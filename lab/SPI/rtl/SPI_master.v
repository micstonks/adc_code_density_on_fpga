==> flow/design.v <==
`timescale 1ns / 100ps
module TickCounter #(parameter integer MAX = 10414) (       
   input  wire clk,       
   output reg  tick       
   ) ;
   reg [$clog2(MAX)-1:0] count = 'b0 ;    
   always @(posedge clk) begin
      if( count == MAX-1 ) begin
         count <= 'b0 ;              
         tick  <= 1'b1 ;             
      end
      else begin
         count <= count + 'b1 ;
         tick  <= 1'b0 ;
      end     
   end    
endmodule
`timescale 1ns / 100ps
module   SPI_master   #(parameter integer SPI_MODE = 1, parameter integer WIDTH = 10, parameter integer POWERUP_CYCLES = 150, parameter integer CONV_CYCLES = 230) (    
   input    wire   clk,                       
   input    wire   rst,                       
   input    wire   MISO,
   input    wire   stop,
   output   wire   CONVST,
   output   reg   D_en,                      
   output   reg   [WIDTH - 1:0] pdo,    
   output   wire   sclk
   ) ;
   wire conv_tick;
   TickCounter #( .MAX(300) ) TickCounter_inst1 ( .clk(clk), .tick(conv_tick) );    
   wire spi_tick;
   TickCounter #( .MAX(3) ) TickCounter_inst2 ( .clk(clk), .tick(spi_tick) );    
   wire w_CPOL;      
   wire w_CPHA;      
   assign w_CPOL  = (SPI_MODE == 2) | (SPI_MODE == 3);
   assign w_CPHA  = (SPI_MODE == 1) | (SPI_MODE == 3);
   reg   busy;                      
   reg   r_sclk;
   assign sclk = (adc_ready) ? r_sclk : 1'b0;
   wire next_sclk = ~r_sclk;
   wire sclk_rise = (spi_tick && ~r_sclk && next_sclk);
   wire sclk_fall = (spi_tick && r_sclk && ~next_sclk);
   reg [$clog2(WIDTH)-1:0] bit_cnt;
   reg [$clog2(WIDTH*2)-1:0] sclk_edge_cnt;
   reg convst_fsm = 1'b0;
   wire sampling_en;
   assign sampling_en = (w_CPHA) ? (~r_sclk) : (r_sclk);
   reg last_bit_sampled;
   wire transfer_done = last_bit_sampled && spi_tick && (r_sclk == w_CPOL);
   reg [$clog2(CONV_CYCLES)-1:0] conv_cnt;
   reg [$clog2(POWERUP_CYCLES)-1:0] pwr_cnt;
   reg adc_ready = 1'b0;
   reg convst_pwr = 1'b0;
   assign CONVST = (adc_ready) ? convst_fsm : convst_pwr;
   parameter [2:0] IDLE         = 3'd0;
   parameter [2:0] START_CONVERSION   = 3'd1;
   parameter [2:0] ENABLE_SERIAL  = 3'd2;
   parameter [2:0] SPI_TRANSFER = 3'd3;
   parameter [2:0] DONE         = 3'd4;
   reg [2:0] STATE, STATE_NEXT ;
   always @(posedge clk) begin
      if (rst) begin
         convst_pwr <= 1'b0;     
         pwr_cnt    <= 0;
         adc_ready  <= 1'b0;
      end 
	  else if (~adc_ready) begin
      convst_pwr <= 1'b1;      
      pwr_cnt    <= pwr_cnt + 1'b1;
         if (pwr_cnt == POWERUP_CYCLES-1)
            adc_ready <= 1'b1;    
      end
   end
   always @(posedge clk) begin       
      if( rst  )
         STATE <= IDLE ;
      else if (~adc_ready)
	     STATE <= IDLE ;
      else if (stop)
	     STATE <= IDLE;
	  else
         STATE <= STATE_NEXT ;
   end    
   always @(*) begin  
      STATE_NEXT = STATE;
	  busy = 1'b0;
	  D_en = 1'b0;
	  convst_fsm = 1'b1;
	  case (STATE)
		 IDLE: begin
			busy = 1'b0;
			convst_fsm = 1'b1;
			if (conv_tick)
			   STATE_NEXT = START_CONVERSION;
		 end  
		 START_CONVERSION: begin
		    busy = 1'b1;
			convst_fsm = 1'b0;   
			if (spi_tick)
			   STATE_NEXT = ENABLE_SERIAL;
		 end    
		 ENABLE_SERIAL: begin
		    busy = 1'b1;
			convst_fsm = 1'b1;
		    if (conv_cnt == CONV_CYCLES - 1'b1) 
			   STATE_NEXT = SPI_TRANSFER;
		 end   
		 SPI_TRANSFER: begin 
            busy = 1'b1;
            if (transfer_done)
               STATE_NEXT = DONE;
            else 
               STATE_NEXT = SPI_TRANSFER;
		 end   
         DONE: begin
            busy = 1'b0;
            D_en = 1'b1;
            STATE_NEXT = IDLE;
         end   
      endcase
   end        
   always @(posedge clk) begin
      if (rst | STATE != ENABLE_SERIAL) begin
		 conv_cnt <= 0;    
	  end    
	  else begin
	     conv_cnt <= conv_cnt + 1'b1;
	  end    
   end    
   always @(posedge clk) begin
      if (rst ) begin
	     r_sclk  <= w_CPOL;
         bit_cnt <= WIDTH;              
		 last_bit_sampled <= 1'b0;
		 pdo <= {WIDTH{1'b0}};
      end    
      else if (STATE == SPI_TRANSFER && spi_tick && ~last_bit_sampled) begin
	     r_sclk <= next_sclk;             
		 if (w_CPHA && sclk_fall) begin 
            pdo <= {pdo[WIDTH-2:0], MISO};
			if (bit_cnt == 1)
			   last_bit_sampled <= 1'b1;
            bit_cnt <= bit_cnt - 1'b1;			
		 end    
         else if (~w_CPHA && sclk_rise) begin
            pdo <= {pdo[WIDTH-2:0], MISO};
            bit_cnt <= bit_cnt - 1'b1;
		 end
      end
      else if (STATE == IDLE) begin
         r_sclk  <= w_CPOL;
         bit_cnt <= WIDTH;             
		 last_bit_sampled <= 1'b0;
      end
   end
endmodule 
== Step by step through the tools: SPI_master ==
What the tools print for SPI_master, step after step.
Line numbers count from 1 in the design file above.
Library cell names are shortened.
Not given: -
Inputs
  top: SPI_master
  clock input: clk
  standard-cell library: sky130hd
  timing corner: tt_025C_1v80

== After elaboration ==
Yosys after proc, flatten, opt, wreduce and memory -nomap, before mapping. Memory bits, and registers merged into a memory's read port (data or address), are not among the register bits. Print and check cells are not counted. Equal cells are merged and count once.
Operators by class
  add/sub/neg operators: 5
  eq/ne operators: 15
  mux-type cells: 22
  bitwise gates (word level): 4
  reductions and logical operators: 14
Operators by type and width (number)
  8-bit by 1-bit adder with 8-bit output (second input constant): 2
  8-bit equality test (second input constant): 2
  3-bit parallel mux with 5-bit select: 1
  1-bit two-way mux: 13
  4-bit two-way mux: 3
  3-bit two-way mux: 4
  10-bit two-way mux: 1
  9-bit by 1-bit adder with 9-bit output (second input constant): 1
  9-bit equality test (second input constant): 1
  1-bit logical AND: 6
  2-bit by 1-bit != test with 1-bit output (second input constant): 3
  3-bit by 2-bit equality test with 1-bit output (second input constant): 2
  5-bit nonzero test: 1
  2-bit != test (second input constant): 2
  2-bit AND reduction: 2
  4-bit by 1-bit subtractor with 4-bit output (second input constant): 1
  4-bit by 1-bit equality test with 1-bit output (second input constant): 1
  4-bit AND reduction: 1
  1-bit inverter: 3
  3-bit by 1-bit equality test with 1-bit output (second input constant): 1
  3-bit by 2-bit != test with 1-bit output (second input constant): 1
  3-bit equality test (second input constant): 1
  3-bit logical NOT: 1
  3-bit AND reduction: 1
  3-bit OR reduction: 1
  2-bit by 1-bit adder with 2-bit output (second input constant): 1
  2-bit equality test (second input constant): 1
  2-bit nonzero test: 1
  1-bit OR: 1
Storage and ports
  bits in registers: 50
  input bits: 4
  output and inout bits: 13
  word-level cells: 73

== Depth ==
Longest topological path by Yosys (ltp), each cell counted once; first at word level (registers and memories cut), then after technology mapping (sequential cells cut; the memories' decode and read muxes count).
Depth
  depth in word-level cells: 5
  ABC_AREA: 0
  mapped depth: 5
  depth with buffers taken out: 5

== Synthesis result ==
Yosys stat after the flow's synthesis: flattened, memories mapped to cells. It holds for the ABC_AREA given above (unset counts as 0); a run with the other value may have another netlist.
Synthesis totals
  mapped cells: 232
  synthesis area: 2104.5 um2
  area of sequential cells: 1041.0 um2
  flip-flops: 52
Cell types
  dfxtp_1: number 52, area in all 1.04E+03 um2
  nand2_1: number 29, area in all 108.854 um2
  a21oi_1: number 21, area in all 105.101 um2
  nor2_1: number 27, area in all 101.347 um2
  ha_1: number 8, area in all 100.096 um2
  xor2_1: number 7, area in all 61.309 um2
  inv_1: number 13, area in all 48.797 um2
  xnor2_1: number 5, area in all 43.792 um2
  nand3_1: number 8, area in all 40.038 um2
  nand4b_1: number 4, area in all 35.034 um2
  mux2i_1: number 3, area in all 30.029 um2
  a32oi_1: number 3, area in all 26.275 um2
  or3_1: number 4, area in all 25.024 um2
  nand3b_1: number 3, area in all 22.522 um2
  o31ai_1: number 3, area in all 22.522 um2
  and4b_1: number 2, area in all 20.019 um2
  o21ai_0: number 4, area in all 20.019 um2
  a31o_1: number 2, area in all 17.517 um2
Not listed: further types 26, cells in them 34.
By module: a second synthesis without flattening, with its own total; a netlist apart from the flattened one above.
Second synthesis, totals
  cell total of the unflattened synthesis: 234
  area (unflattened synthesis): 2129.5 um2
Rows give one instance, submodules left out.
By module
  SPI_master: instances 1, cells 190, area 1641.6 um2, seq. area 780.7 um2
  TickCounter #(MAX=300): instances 1, cells 36, area 391.6 um2, seq. area 200.2 um2
  TickCounter #(MAX=3): instances 1, cells 8, area 96.3 um2, seq. area 60.1 um2

== Worst setup path after synthesis ==
Source: OpenSTA report_checks on the synthesized netlist (no wires, ideal clock, input and output delay 20% of the period each), path of least setup slack; recovery checks are left aside. Register names are those of the netlist, which keeps one name where synthesis merged equal registers.
Timing path post-synthesis
  path type: flip-flop to flip-flop
  start point: register bit_cnt[0]
  end point: register bit_cnt[3]
  clock period: 1.51 ns
  setup time: 0.073 ns
  launch time at the first pin: 0.000 ns
  data arrival time: 1.235 ns
  path slack: 0.202 ns
  delay of the path: 1.308 ns
  stages: 4
  buffers on the path: 0
  synthesis period reached: 1.308 ns
"delay of the path" is the arrival time less input delay plus setup time.
"stages" counts driving pins, that of a launching flip-flop among them; a cell with two outputs on the path counts twice.
"synthesis period reached" = period - worst setup slack (recovery checks aside). The figure is calculated, with input and output delays left at 20% of the set period.
The rows between start and end are the longest chain of elaborated cells between them; the timing report does not say that the signal goes this way. Where chains are equally long, one stands for them.
Each line given opens the expression or statement behind the cell; cells for indexed reads and writes are added by Yosys, which also makes memories of some case tables.
At most two assigning lines are given for a register; there are more.
Between the ends, post-synthesis
  cells stage by stage: dfxtp_1 or4b_1 mux2_2 o211ai_2
  cells in the longest elaborated chain: 3
  elaborated cells on any way between the ends: 3
  those cells by class: 1 x add/sub; 2 x mux
Ends and longest elaborated chain, post-synthesis
  start: declaration: RTL line 43  | reg [$clog2(WIDTH)-1:0] bit_cnt;
  start: assignment: RTL line 143  | bit_cnt <= bit_cnt - 1'b1;
  start: assignment: RTL line 147  | bit_cnt <= bit_cnt - 1'b1;
  4-bit by 1-bit subtractor with 4-bit output: RTL line 143
  4-bit two-way mux: RTL line 139  | if (w_CPHA && sclk_fall) begin
  4-bit two-way mux: RTL line 137  | else if (STATE == SPI_TRANSFER && spi_tick && ~last_bit_sampled) begin
  end: assignment: RTL line 143
  end: assignment: RTL line 147
  end: declaration: RTL line 43

== Worst path after layout ==
Path of least setup slack in the final report of run A (OpenROAD, finished layout, wires in). Where an end is a register, its clock arrival counts in the times.
Timing path post-layout
  path type: flip-flop to output port
  start point: register r_sclk
  end point: output port sclk
  clock period: 1.9 ns
  output delay: 0.38 ns
  launch time at the first pin: 0.30 ns
  data arrival time: 1.46 ns
  path slack: 0.06 ns
  stages: 3
  buffers on the path: 1
The rows between start and end are the longest chain of elaborated cells between them; the timing report does not say that the signal goes this way. Where chains are equally long, one stands for them.
At most two assigning lines are given for a register; there are more.
Between the ends, post-layout
  cells stage by stage: dfxtp_1 and2_1 clkdlybuf4s50_1
  cells in the longest elaborated chain: 1
  elaborated cells on any way between the ends: 1
  source lines of those cells: 1
  those cells by class: 1 x mux
Ends and longest elaborated chain, post-layout
  start: declaration: RTL line 38  | reg   r_sclk;
  start: assignment: RTL line 132  | r_sclk <= w_CPOL;
  start: assignment: RTL line 138  | r_sclk <= next_sclk;
  1-bit two-way mux: RTL line 39  | assign sclk = (adc_ready) ? r_sclk : 1'b0;
  end: declaration: RTL line 27  | output   wire   sclk

Memo
Re: implementation data of SPI_master

SPI_master through Yosys and OpenROAD on sky130hd: 2 stored runs, unordered, with their settings and measured results. The constraints put input and output delay at 20% of the set period each and load the outputs with 0.01 pF.
"achieved clock period (ns)" = clock period - worst setup slack. The figure is calculated, with input and output delays left at 20% of the set period.
By "worst setup path time (ns)" is meant the share of the clock period that the worst setup path is allowed (20% is reserved at inputs, 20% at outputs), minus its slack. Clock arrival times at its registers enter into it.
"finish__power__total": no workload was simulated; the value follows from the tool's default switching activity.

Flow files of run A
==> flow/run.sh <==
#!/bin/bash
# the make line also repeats the synthesis and layout settings of config.mk as NAME=value (left out here)
make -C /OpenROAD-flow-scripts/flow DESIGN_CONFIG=/design/flow/config.mk WORK_HOME=/design/flow/orfs CLKGATE_MAP_FILE= finish
==> flow/config.mk <==
export PLATFORM = sky130hd
export DESIGN_NAME = SPI_master
export DESIGN_NICKNAME = SPI_master
export VERILOG_FILES = /design/flow/design.v
export SDC_FILE = /design/flow/constraint.sdc
export NUM_CORES = 4
export LEC_CHECK = 0
export CAP_MARGIN = 35
export CORE_MARGIN = 2
export CORE_UTILIZATION = 24
export CTS_CLUSTER_SIZE = 70
export GPL_ROUTABILITY_DRIVEN = 1
export GPL_TIMING_DRIVEN = 0
export PLACE_DENSITY = 0.89
export SETUP_SLACK_MARGIN = -0.09
export SLEW_MARGIN = 0
export TNS_END_PERCENT = 50
==> flow/constraint.sdc <==
create_clock -name core_clock -period 1.9 [get_ports {clk}]
set_input_delay 0.3800 -clock core_clock [delete_from_list [all_inputs] [get_ports {clk}]]
set_output_delay 0.3800 -clock core_clock [all_outputs]
set_load 0.01 [all_outputs]

report of run A
yosys chip area after synthesis (um^2): 2104.5
finish__design__die__area: 9533.6
finish__design__instance__utilization: 0.2889
finish__timing__setup__ws: 0.058
finish__timing__setup__tns: 0.000
finish__timing__hold__ws: 0.422
finish__power__total: 1.767e-03
achieved clock period (ns): 1.842
worst setup path time (ns): 1.46
worst setup path kind: flip-flop to output port

Flow files of run B
==> flow/run.sh <==
#!/bin/bash
# the make line also repeats the synthesis and layout settings of config.mk as NAME=value (left out here)
make -C /OpenROAD-flow-scripts/flow DESIGN_CONFIG=/design/flow/config.mk WORK_HOME=/design/flow/orfs CLKGATE_MAP_FILE= finish
==> flow/config.mk <==
export PLATFORM = sky130hd
export DESIGN_NAME = SPI_master
export DESIGN_NICKNAME = SPI_master
export VERILOG_FILES = /design/flow/design.v
export SDC_FILE = /design/flow/constraint.sdc
export NUM_CORES = 4
export LEC_CHECK = 0
export CAP_MARGIN = 20
export CORE_MARGIN = 2
export CORE_UTILIZATION = 40
export SLEW_MARGIN = 20
==> flow/constraint.sdc <==
create_clock -name core_clock -period 1.04 [get_ports {clk}]
set_input_delay 0.2080 -clock core_clock [delete_from_list [all_inputs] [get_ports {clk}]]
set_output_delay 0.2080 -clock core_clock [all_outputs]
set_load 0.01 [all_outputs]

report of run B
yosys chip area after synthesis (um^2): 2104.5
finish__design__die__area: 5857.6
finish__design__instance__utilization: 0.6632
finish__timing__setup__ws: -0.280
finish__timing__setup__tns: -4.424
finish__timing__hold__ws: 0.422
finish__power__total: 3.630e-03
achieved clock period (ns): 1.320
worst setup path time (ns): 1.32
worst setup path kind: flip-flop to flip-flop
